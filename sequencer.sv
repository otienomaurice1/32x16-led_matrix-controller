==> flow/design.v <==
module colctr (
    input logic clk, rst, colct_clr, colct_enb,
    output logic [7:0] col,
    output logic colct_eq_max
    );
    parameter NUM_PANELS = 1;
    localparam MAXCOL = (NUM_PANELS * 32) - 1;
   assign colct_eq_max = (col == MAXCOL);
   always_ff @(posedge clk)
       if (rst || colct_clr ) col <= 0;
       else if (colct_enb) col <= col + 1;
endmodule  
module delayunit(input logic clk, rst, output logic done);
   parameter DELAY_MS = 1;
   parameter DELAY_US = DELAY_MS * 1000;
   parameter DELAY_NS = DELAY_US * 1000;
   parameter CLKPD_NS = 10;   
   parameter DELAY_COUNT_LIMIT = DELAY_NS / CLKPD_NS;
   parameter DELAY_COUNT_BITS = $clog2(DELAY_COUNT_LIMIT);
   logic [DELAY_COUNT_BITS-1:0] q;
   assign done = (q == DELAY_COUNT_LIMIT -1);
   always_ff @(posedge clk)
     if (rst) q <= 0;
     else if (q == DELAY_COUNT_LIMIT-1) q <= 0;
     else q <=  q + 1;
endmodule  
module rowctr (input logic clk, rst, rowct_clr, rowct_enb,
                output logic [2:0] row, disp_row,
                output logic row_eq_7);
   assign row_eq_7 = row  == 7;
   always_ff @(posedge clk)
     if (rst || rowct_clr) 
       begin
          row <= 0;
          disp_row <= 7;
       end
     else if (rowct_enb)
       begin
          disp_row <= row;
          row <= row + 1;
      end
endmodule  
module sclk_r (input logic clk, rst, sclk_r_clr, sclk_r_set,
                output logic sclk);
   always_ff @(posedge clk)
     if (rst || sclk_r_clr) sclk <= 0;
     else if (sclk_r_set) sclk <= 1;
endmodule  
module sequencer (input logic clk, rst,
                  output logic [7:0] col,       
                  output logic [2:0] row,       
                  output logic [2:0] disp_row,  
                  output logic sclk, blank, lat);
   parameter NUM_PANELS = 1;
   logic                        half_enb;   
   logic                        sclk_r_clr, sclk_r_set, colct_clr, colct_enb, colct_eq_max, rowct_clr, rowct_enb, row_eq_7;
   delayunit #(.DELAY_US(5)) U_HALFSCLK (.clk, .rst, .done(half_enb));   
   rowctr U_ROWCTR (.clk, .rst, .rowct_clr, .rowct_enb, .row, .disp_row, .row_eq_7);
   colctr #(.NUM_PANELS(NUM_PANELS)) U_COLCTR (.clk, .rst, .colct_clr, .colct_enb, .col, .colct_eq_max);
   sclk_r U_SCLK_R (.clk, .rst, .sclk_r_set, .sclk_r_clr, .sclk);
   sequencer_fsm U_SEQ (.clk, .rst, .half_enb, .colct_eq_max,
                        .sclk_r_clr, .sclk_r_set, .rowct_clr,
                        .rowct_enb, .colct_clr, .colct_enb, .blank, .lat);
endmodule
module sequencer_fsm (
    input logic clk, rst, half_enb, colct_eq_max,
    output logic sclk_r_clr, sclk_r_set, rowct_clr,
    output logic rowct_enb, colct_clr, colct_enb, blank, lat
    );
parameter NUM_PANELS = 1;
enum logic [2:0] { BLANK2, SCLK_LO, SCLK_HI, BLANK0, BLANK1, LATCH } state, next;
always_ff @(posedge clk)
  if (rst) state <= BLANK2;
  else state <= next;
always_comb
  begin
     sclk_r_clr = 0;
     sclk_r_set = 0;
     rowct_clr = 0;
     rowct_enb = 0;
     colct_clr = 0;
     colct_enb = 0;
     blank = 0;
     lat = 0;
     next = BLANK2;
     case (state)
       SCLK_LO :
          begin
             sclk_r_clr = 1;
             if (half_enb) next = SCLK_HI;
             else next = SCLK_LO;
          end
       SCLK_HI :
          begin
             sclk_r_set = 1;
             if (half_enb)
               begin
                  if (colct_eq_max) next = BLANK0;
                  else
                    begin
                       colct_enb = 1;
                       next = SCLK_LO;
                    end
               end
             else next = SCLK_HI;
          end
       BLANK0 :
          begin
              sclk_r_clr = 1;
              colct_clr = 1;
              if (half_enb) 
                begin
                  rowct_enb = 1;
                  next = BLANK1;
                end
              else next = BLANK0;
          end
       BLANK1 :
          begin
             blank = 1;
             sclk_r_clr = 1;
             colct_clr = 1;
             if (half_enb) next = LATCH;
             else next = BLANK1;
          end
       LATCH :
         begin
            blank = 1;
            lat = 1;
            if (half_enb) next = BLANK2;
            else next = LATCH;
         end
       BLANK2 :
         begin
            blank = 1;
            if (half_enb) next = SCLK_LO;
            else next = BLANK2;
         end 
       default : next = BLANK2;
     endcase
  end
endmodule  
Tool chain data of sequencer. What the tools print for sequencer, step after step. Line numbers count from 1 in the design file above. Operators: Yosys type, input widths -> output width; for muxes data width and select width s. Not given: n/a

Top: sequencer. Clock port: clk. Library: sky130hd. Corner: tt_025C_1v80.

Word-level counts. Yosys after proc, flatten, opt, wreduce and memory -nomap, before mapping. Enables and synchronous resets that opt folds into registers are not counted as muxes. Memory bits, and registers merged into a memory's read port (data or address), are not among the register bits. Print and check cells are not counted.

For add/subtract/negate cells the number is 3. Equal/unequal tests: 7. For muxes and demuxes the number is 18. The entry for reductions and logical operators reads 7.

Operators by type and width (number): $pmux 3 s6 (1); $mux 1 (12); $add 9x1->9 const B (1); $eq 9x9->1 const B (1); $mux 3 (3); $add 8x1->8 const B (1); $eq 8x5->1 const B (1); $eq 3x2->1 const B (2); $eq 3x3->1 const B (2); $reduce_or 3->1 (2); $reduce_or 2->1 (2); $mux 2 (2); $add 3x1->3 const B (1); $eq 3x1->1 const B (1); $logic_not 3->1 (1); $logic_or 1x1->1 (2).

Under bits in registers stands 27. For cells after elaboration the number is 41.

Longest topological paths. Longest topological path by Yosys (ltp), each cell counted once; first at word level (registers and memories cut), then after technology mapping (sequential cells cut; the memories' decode and read muxes count).

The entry for depth in word-level cells reads 4. For ABC_AREA the number is 0. Under depth in mapped cells stands 6. The entry for depth with buffers taken out reads 5.

Mapped cells and area. Source: synth_stat.txt of the flow (Yosys; design flattened, memories mapped). It holds for the ABC_AREA given above (unset counts as 0); a run with the other value may have another netlist. The area totals of this step are shown rounded.

For cells in the netlist the number is 148. The figure for chip area (Yosys) is 1300 um2. Mapped flip-flops: 30.

Cell types: sky130_fd_sc_hd__dfxtp_1 (number 30, area in all 600.576 um2); sky130_fd_sc_hd__nor2_1 (number 18, area in all 67.565 um2); sky130_fd_sc_hd__a21oi_1 (number 13, area in all 65.062 um2); sky130_fd_sc_hd__nand3_1 (number 13, area in all 65.062 um2); sky130_fd_sc_hd__nand2_1 (number 16, area in all 60.058 um2); sky130_fd_sc_hd__xor2_1 (number 6, area in all 52.55 um2); sky130_fd_sc_hd__ha_1 (number 3, area in all 37.536 um2); sky130_fd_sc_hd__xnor2_1 (number 4, area in all 35.034 um2); sky130_fd_sc_hd__nand4_1 (number 4, area in all 25.024 um2); sky130_fd_sc_hd__o21ai_0 (number 5, area in all 25.024 um2); sky130_fd_sc_hd__or3_1 (number 4, area in all 25.024 um2); sky130_fd_sc_hd__clkbuf_1 (number 6, area in all 22.522 um2); sky130_fd_sc_hd__nand3b_1 (number 3, area in all 22.522 um2); sky130_fd_sc_hd__o31ai_1 (number 3, area in all 22.522 um2); sky130_fd_sc_hd__or4_1 (number 3, area in all 22.522 um2); sky130_fd_sc_hd__and4_1 (number 2, area in all 17.517 um2); sky130_fd_sc_hd__and4bb_4 (number 1, area in all 16.266 um2); sky130_fd_sc_hd__o41ai_2 (number 1, area in all 16.266 um2).

Other cell types: 11; their cells: 13. The figures by module come from a second, unflattened synthesis with its own total; it is not the netlist above.

Cell total of the unflattened synthesis: 141. The entry for area total of the unflattened synthesis reads 1340 um2.

Rows give one instance, submodules left out.

By module: delayunit (DELAY_US=5) (instances 1, cells 45, area 412 um2, sequential area 180 um2); colctr (NUM_PANELS=1) (instances 1, cells 40, area 358 um2, sequential area 160 um2); sequencer_fsm (instances 1, cells 31, area 283 um2, sequential area 120 um2); rowctr (instances 1, cells 22, area 250 um2, sequential area 120 um2); sclk_r (instances 1, cells 3, area 33.8 um2, sequential area 20.0 um2); sequencer (instances 1, cells 0, area 0.0 um2, sequential area 0.0 um2).

Timing after synthesis. Source: OpenSTA report_checks on the synthesized netlist (no wires, ideal clock, input and output delay 20% of the period each), path of least setup slack; recovery checks are left aside. Register names are those of the netlist, which keeps one name where synthesis merged equal registers.

Kind: flip-flop to flip-flop. From: register U_HALFSCLK.q[0]. To: register U_COLCTR.col[5]. For period the number is 2.07 ns. The entry for setup time reads 0.070 ns. The figure for launch time at the first pin is 0.000 ns. The figure for data arrival time is 1.513 ns. Data required time: 2.000 ns. For path slack the number is 0.486 ns. The figure for delay of the path is 1.583 ns. The entry for stages reads 6. The entry for buffers on the path reads 0. Synthesis period reached: 1.584 ns.

"delay of the path" is the arrival time less input delay plus setup time. "stages": output pins that drive a net of the path, with the launching flip-flop's if there is one; two outputs of one cell count as two. "synthesis period reached" is the clock period less the worst setup slack; recovery checks do not enter. This is arithmetic on one report: input and output delays are still those of the set period (20% each). The rows between start and end are the longest chain of elaborated cells between them; the timing report does not say that the signal goes this way. Where chains are equally long, one stands for them. Each line given opens the expression or statement behind the cell; cells for indexed reads and writes are added by Yosys, which also makes memories of some case tables. At most two assigning lines are given for a register; there are more.

Cell sequence: sky130_fd_sc_hd__dfxtp_1 sky130_fd_sc_hd__ha_1 sky130_fd_sc_hd__and4bb_4 sky130_fd_sc_hd__nand2_4 sky130_fd_sc_hd__or4_1 sky130_fd_sc_hd__a21oi_1. Cells in the longest elaborated chain: 3.

RTL lines, path post-synthesis: from (decl) (RTL line 20) `logic [DELAY_COUNT_BITS-1:0] q;`; from (assign) (RTL line 23) `if (rst) q <= 0;`; from (assign) (RTL line 25) `else q <=  q + 1;`; $eq 9x9->1 (RTL line 21) `assign done = (q == DELAY_COUNT_LIMIT -1);`; $mux 1 (RTL line 96) `if (half_enb)`; $mux 1 (RTL line 86) `case (state)`; to (assign) (RTL line 10) `if (rst || colct_clr ) col <= 0;`; to (assign) (RTL line 11) `else if (colct_enb) col <= col + 1;`; to (decl) (RTL line 3) `output logic [7:0] col,`.

Path in the finished layout. From the final timing report of run A: the path of least setup slack in the routed layout; clock arrival at registers is part of the times.

Kind: flip-flop to output port. From: register U_COLCTR.col[6]. To: output col[6]. For period the number is 1.85 ns. For external output delay the number is 0.37 ns. The figure for launch time at the first pin is 0.32 ns. The figure for data arrival time is 1.40 ns. Data required time: 1.48 ns. For path slack the number is 0.08 ns. The entry for stages reads 2. The entry for buffers on the path reads 1.

Cell sequence: sky130_fd_sc_hd__dfxtp_1 sky130_fd_sc_hd__clkdlybuf4s50_1. Cells in the longest elaborated chain: 0.

RTL lines, path post-layout: from (decl) (RTL line 3) `output logic [7:0] col,`; from (assign) (RTL line 10) `if (rst || colct_clr ) col <= 0;`; from (assign) (RTL line 11) `else if (colct_enb) col <= col + 1;`; to (decl) (RTL line 50) `output logic [7:0] col,`.

Module sequencer, platform sky130hd: 2 stored runs of the flow (Yosys, OpenROAD) with differing settings, in no particular order. Input and output delays are each 20% of the period that was set; the output load is 0.01 pF. By "achieved clock period" is meant the clock period of the run minus its worst setup slack. This is arithmetic on one report: input and output delays are still those of the set period (20% each). "worst path time": the worst setup path's part of the clock period (all of it between registers, 20% less for each end at a port) less its slack. A launch clock that arrives late makes it longer, a capture clock that arrives late makes it shorter. "total power of the final layout" is the tool's figure for a default switching activity; nothing was simulated. The measured numbers are rounded.

Files of run A:
==> flow/run.sh <==
#!/bin/bash
# the make line also repeats the synthesis and layout settings of config.mk as NAME=value (left out here)
make -C /OpenROAD-flow-scripts/flow DESIGN_CONFIG=/design/flow/config.mk WORK_HOME=/design/flow/orfs CLKGATE_MAP_FILE= finish
==> flow/config.mk <==
export PLATFORM = sky130hd
export DESIGN_NAME = sequencer
export DESIGN_NICKNAME = sequencer
export VERILOG_FILES = /design/flow/design.v
export SDC_FILE = /design/flow/constraint.sdc
export NUM_CORES = 4
export LEC_CHECK = 0
export CAP_MARGIN = 20
export CORE_MARGIN = 2
export CORE_UTILIZATION = 58
export SLEW_MARGIN = 20
==> flow/constraint.sdc <==
create_clock -name core_clock -period 1.85 [get_ports {clk}]
set_input_delay 0.3700 -clock core_clock [delete_from_list [all_inputs] [get_ports {clk}]]
set_output_delay 0.3700 -clock core_clock [all_outputs]
set_load 0.01 [all_outputs]

Results of run A. For the final design utilization the run shows 73.6%. The post-synthesis cell area is 1,300 um2. The setup slack of the critical path stands at 0.076 ns. The worst path time stands at 1.40 ns. Worst setup path kind: flip-flop to output port. For the total power of the final layout the run shows 1,080 uW. The measured worst hold slack in the final report is 0.458 ns. The total negative slack stands at 0.000 ns. The achieved clock period comes to 1.774 ns. The standard-cell area after routing reads 1,600 um2. The area of the die stands at 2,640 um2.

Files of run B:
==> flow/run.sh <==
#!/bin/bash
# the make line also repeats the synthesis and layout settings of config.mk as NAME=value (left out here)
make -C /OpenROAD-flow-scripts/flow DESIGN_CONFIG=/design/flow/config.mk WORK_HOME=/design/flow/orfs CLKGATE_MAP_FILE= finish
==> flow/config.mk <==
export PLATFORM = sky130hd
export DESIGN_NAME = sequencer
export DESIGN_NICKNAME = sequencer
export VERILOG_FILES = /design/flow/design.v
export SDC_FILE = /design/flow/constraint.sdc
export NUM_CORES = 4
export LEC_CHECK = 0
export ABC_AREA = 0
export CAP_MARGIN = 20
export CORE_ASPECT_RATIO = 1.4
export CORE_MARGIN = 2
export CORE_UTILIZATION = 22
export CTS_CLUSTER_DIAMETER = 27
export MAX_ROUTING_LAYER = met5
export PLACE_DENSITY_LB_ADDON = 0.13
export SLEW_MARGIN = 20
export TNS_END_PERCENT = 95
==> flow/constraint.sdc <==
create_clock -name core_clock -period 1.35 [get_ports {clk}]
set_input_delay 0.2700 -clock core_clock [delete_from_list [all_inputs] [get_ports {clk}]]
set_output_delay 0.2700 -clock core_clock [all_outputs]
set_load 0.01 [all_outputs]

Results of run B. For the final design utilization the run shows 37.1%. The post-synthesis cell area is 1,300 um2. The setup slack of the critical path stands at -0.150 ns. The worst path time stands at 1.50 ns. Worst setup path kind: flip-flop to flip-flop. For the total power of the final layout the run shows 1,650 uW. The measured worst hold slack in the final report is 0.474 ns. The total negative slack stands at -1.12 ns. The achieved clock period comes to 1.500 ns. The standard-cell area after routing reads 2,140 um2. The area of the die stands at 6,550 um2.
